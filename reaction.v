==> flow/design.v <==
module reaction (time_out,tick_ms,reaction_time,trigger,reset);
input time_out,tick_ms,trigger,reset;
output [14:0] reaction_time;
reg [14:0] reaction_time;
initial reaction_time = 0;
reg sig;
initial sig =0;
always @ (posedge tick_ms) begin
	if(reset == 1)
		reaction_time <= 15'b0;
	if (time_out ==1)
		sig=1;
	if(trigger ==1)
		sig =0;
	if(sig ==1)
		reaction_time <= reaction_time +1;
end
endmodule 	
==> From RTL to reports: reaction <==
Tool output for the design above, in the order of the flow.
Line numbers count from 1 in the design file above.
Cell names lack the library's common part.
{ "design": {"top": "reaction", "clock": "tick_ms", "lib": "sky130hd", "lib_corner": "tt_025C_1v80"} }

==> After elaboration <==
Counts by Yosys on the flattened word-level netlist (proc, flatten, opt, wreduce; memories kept). Register bits leave out memories and registers merged into their read ports (data or address). Print and check cells are left out. Cells with the same type and inputs are merged into one.
{ "word_totals": {"in_bits": 4, "regBits": 16, "wordCells": 8, "out_inout_bits": 15} }
{ "op_classes": {"reduce_and_logical": 1, "mux": 4, "addsub": 1} }
{ "op_table": {"columns": ["op", "n"], "rows": [
  ["15-bit 2-to-1 mux", 2],
  ["15-bit by 1-bit adder with 15-bit output with constant B", 1],
  ["2-bit nonzero test", 1],
  ["1-bit 2-to-1 mux", 2]
]} }

==> Longest topological paths <==
Depth = most cells in a row (Yosys ltp): at word level without a register or memory, in the mapped netlist without a sequential cell, where the memories' decode and read muxes count.
{ "logic_depth": {"depth_word": 3, "abc_area": 0, "depth_mapped": 4, "ltp_nobuf": 4} }

==> Synthesis result <==
Source: synth_stat.txt of the flow (Yosys; design flattened, memories mapped). It holds for the ABC_AREA given above (unset counts as 0); a run with the other value may have another netlist.
{ "by_type": {"columns": ["cell", "n", "type_area_um2"], "rows": [
  ["edfxtp_1", 15, 450.432],
  ["mux2i_1", 4, 40.038],
  ["a21oi_1", 6, 30.029],
  ["nand2_1", 8, 30.029],
  ["nand2b_1", 4, 25.024],
  ["nand3_1", 5, 25.024],
  ["nand4_2", 2, 25.024],
  ["nor4_1", 4, 25.024],
  ["o31ai_1", 3, 22.522],
  ["or4_1", 3, 22.522],
  ["dfxtp_1", 1, 20.019],
  ["or3_1", 3, 18.768],
  ["xnor2_1", 2, 17.517],
  ["inv_1", 4, 15.014],
  ["nor2_1", 4, 15.014],
  ["o21ai_1", 3, 15.014],
  ["ha_1", 1, 12.512],
  ["xor2_1", 1, 8.758]
]} }
Not listed: further types 5, cells in them 5.
{ "mapped": {"area_um2": 845.8, "ff_cells": 16, "cell_count": 78, "seq_area_um2": 470.5, "buffers": 1} }

==> Path before layout <==
Source: OpenSTA report_checks on the synthesized netlist (no wires, ideal clock, input and output delay 20% of the period each), path of least setup slack; recovery checks are left aside. Register names are those of the netlist, which keeps one name where synthesis merged equal registers.
{ "synth_path": {"kind": "register to register", "startpoint": "register reaction_time[0]", "endpoint": "register reaction_time[10]", "delay_ns": 1.625, "launch_ns": 0.000, "n_path_buf": 0, "required_ns": 1.813, "period_ns": 1.96, "setup_slack_ns": 0.335, "t_arrival_ns": 1.478, "setup_ns": 0.147, "driving_pins": 5, "synth_period_reached_ns": 1.625} }
"delay_ns" = arrival - input delay + setup time.
"driving_pins": output pins that drive a net of the path, with the launching flip-flop's if there is one; two outputs of one cell count as two.
"synth_period_reached_ns" = period - worst setup slack (recovery checks aside). The figure is calculated, with input and output delays left at 20% of the set period.
Between the ends stands the longest chain of elaborated cells between them, by number of cells; it is not shown to be the way that was timed. Of several equally long chains one is given.
A line is the first line of the expression or statement that the cell stems from. Yosys adds cells for indexed reads and writes and turns some case tables into memories.
{ "synth_between": {"path_cell_list": "edfxtp_1 > ha_1 > nand4_2 > or4_1 > a21oi_1", "elab_chain_len": 2, "cone_cells": 2, "lines_between": 2, "cone_classes": "add/sub (1); mux (1)"} }
{ "synth_rtl": {"columns": ["item", "line", "text"], "rows": [
  ["start, declared", 3, "output [14:0] reaction_time;"],
  ["start, assigned", 10, "reaction_time <= 15'b0;"],
  ["start, assigned", 16, "reaction_time <= reaction_time +1;"],
  ["15-bit by 1-bit adder with 15-bit output", 16, null],
  ["15-bit 2-to-1 mux", 15, "if(sig ==1)"],
  ["end, assigned", 10, null],
  ["end, assigned", 16, null],
  ["end, declared", 3, null]
]} }

==> Worst path after layout <==
Path of least setup slack in the final report of job 1 (OpenROAD, finished layout, wires in). Where an end is a register, its clock arrival counts in the times.
{ "layout_path": {"kind": "register to register", "startpoint": "register reaction_time[1]", "endpoint": "register reaction_time[7]", "period_ns": 1.19, "n_path_buf": 1, "t_arrival_ns": 1.61, "setup_slack_ns": -0.31, "setup_ns": 0.13, "driving_pins": 5, "launch_ns": 0.25, "required_ns": 1.30} }
Between the ends stands the longest chain of elaborated cells between them, by number of cells; it is not shown to be the way that was timed. Of several equally long chains one is given.
{ "layout_between": {"path_cell_list": "edfxtp_1 > buf_6 > nand4_4 > or4_1 > a21oi_2", "elab_chain_len": 2, "cone_cells": 2, "lines_between": 2, "cone_classes": "add/sub (1); mux (1)"} }
{ "layout_rtl": {"columns": ["item", "line", "text"], "rows": [
  ["start, declared", 3, "output [14:0] reaction_time;"],
  ["start, assigned", 10, "reaction_time <= 15'b0;"],
  ["start, assigned", 16, "reaction_time <= reaction_time +1;"],
  ["15-bit by 1-bit adder with 15-bit output", 16, null],
  ["15-bit 2-to-1 mux", 15, "if(sig ==1)"],
  ["end, assigned", 10, null],
  ["end, assigned", 16, null],
  ["end, declared", 3, null]
]} }

Hand-over note for reaction

Module reaction, platform sky130hd: 2 stored runs of the flow (Yosys, OpenROAD) with differing settings, in no particular order. Input and output delays are each 20% of the period that was set; the output load is 0.01 pF.
"critical_path_time_ns" = time allowed to the worst setup path (clock period - input delay - output delay, where it has them) - its slack; a late launch clock adds to it, a late capture clock takes from it.
[
  {
    "run": "job 1",
    "settings": { "period_ns": 1.19, "CORE_UTILIZATION": 16, "SETUP_SLACK_MARGIN": 0.22, "PLACE_DENSITY_LB_ADDON": 0.18, "TNS_END_PERCENT": 10, "GPL_TIMING_DRIVEN": 0, "CTS_CLUSTER_SIZE": 70, "CAP_MARGIN": 40, "SLEW_MARGIN": 20, "CORE_MARGIN": 2 },
    "results": { "critical_path_time_ns": 1.50, "worstPathKind": "register to register", "layout_utilization_frac": 0.277, "finish.stdcell_area_um2": 1412.6, "fin_hold_ws_ns": 0.458, "ys_area_um2": 845.8, "die_um2": 5883.7, "final_setup_ws_ns": -0.311 }
  },
  {
    "run": "job 2",
    "settings": { "period_ns": 2.83, "CORE_UTILIZATION": 51, "SETUP_SLACK_MARGIN": 0.31, "PLACE_DENSITY_LB_ADDON": 0.17, "HOLD_SLACK_MARGIN": 0.11, "CELL_PAD_IN_SITES_GLOBAL_PLACEMENT": 1, "GPL_TIMING_DRIVEN": 0, "CAP_MARGIN": 20, "CORE_MARGIN": 2, "SLEW_MARGIN": 20 },
    "results": { "critical_path_time_ns": 1.35, "worstPathKind": "register to output", "layout_utilization_frac": 0.704, "finish.stdcell_area_um2": 1072.3, "fin_hold_ws_ns": 0.621, "ys_area_um2": 845.8, "die_um2": 2000.3, "final_setup_ws_ns": 0.912 }
  }
]

End of note.
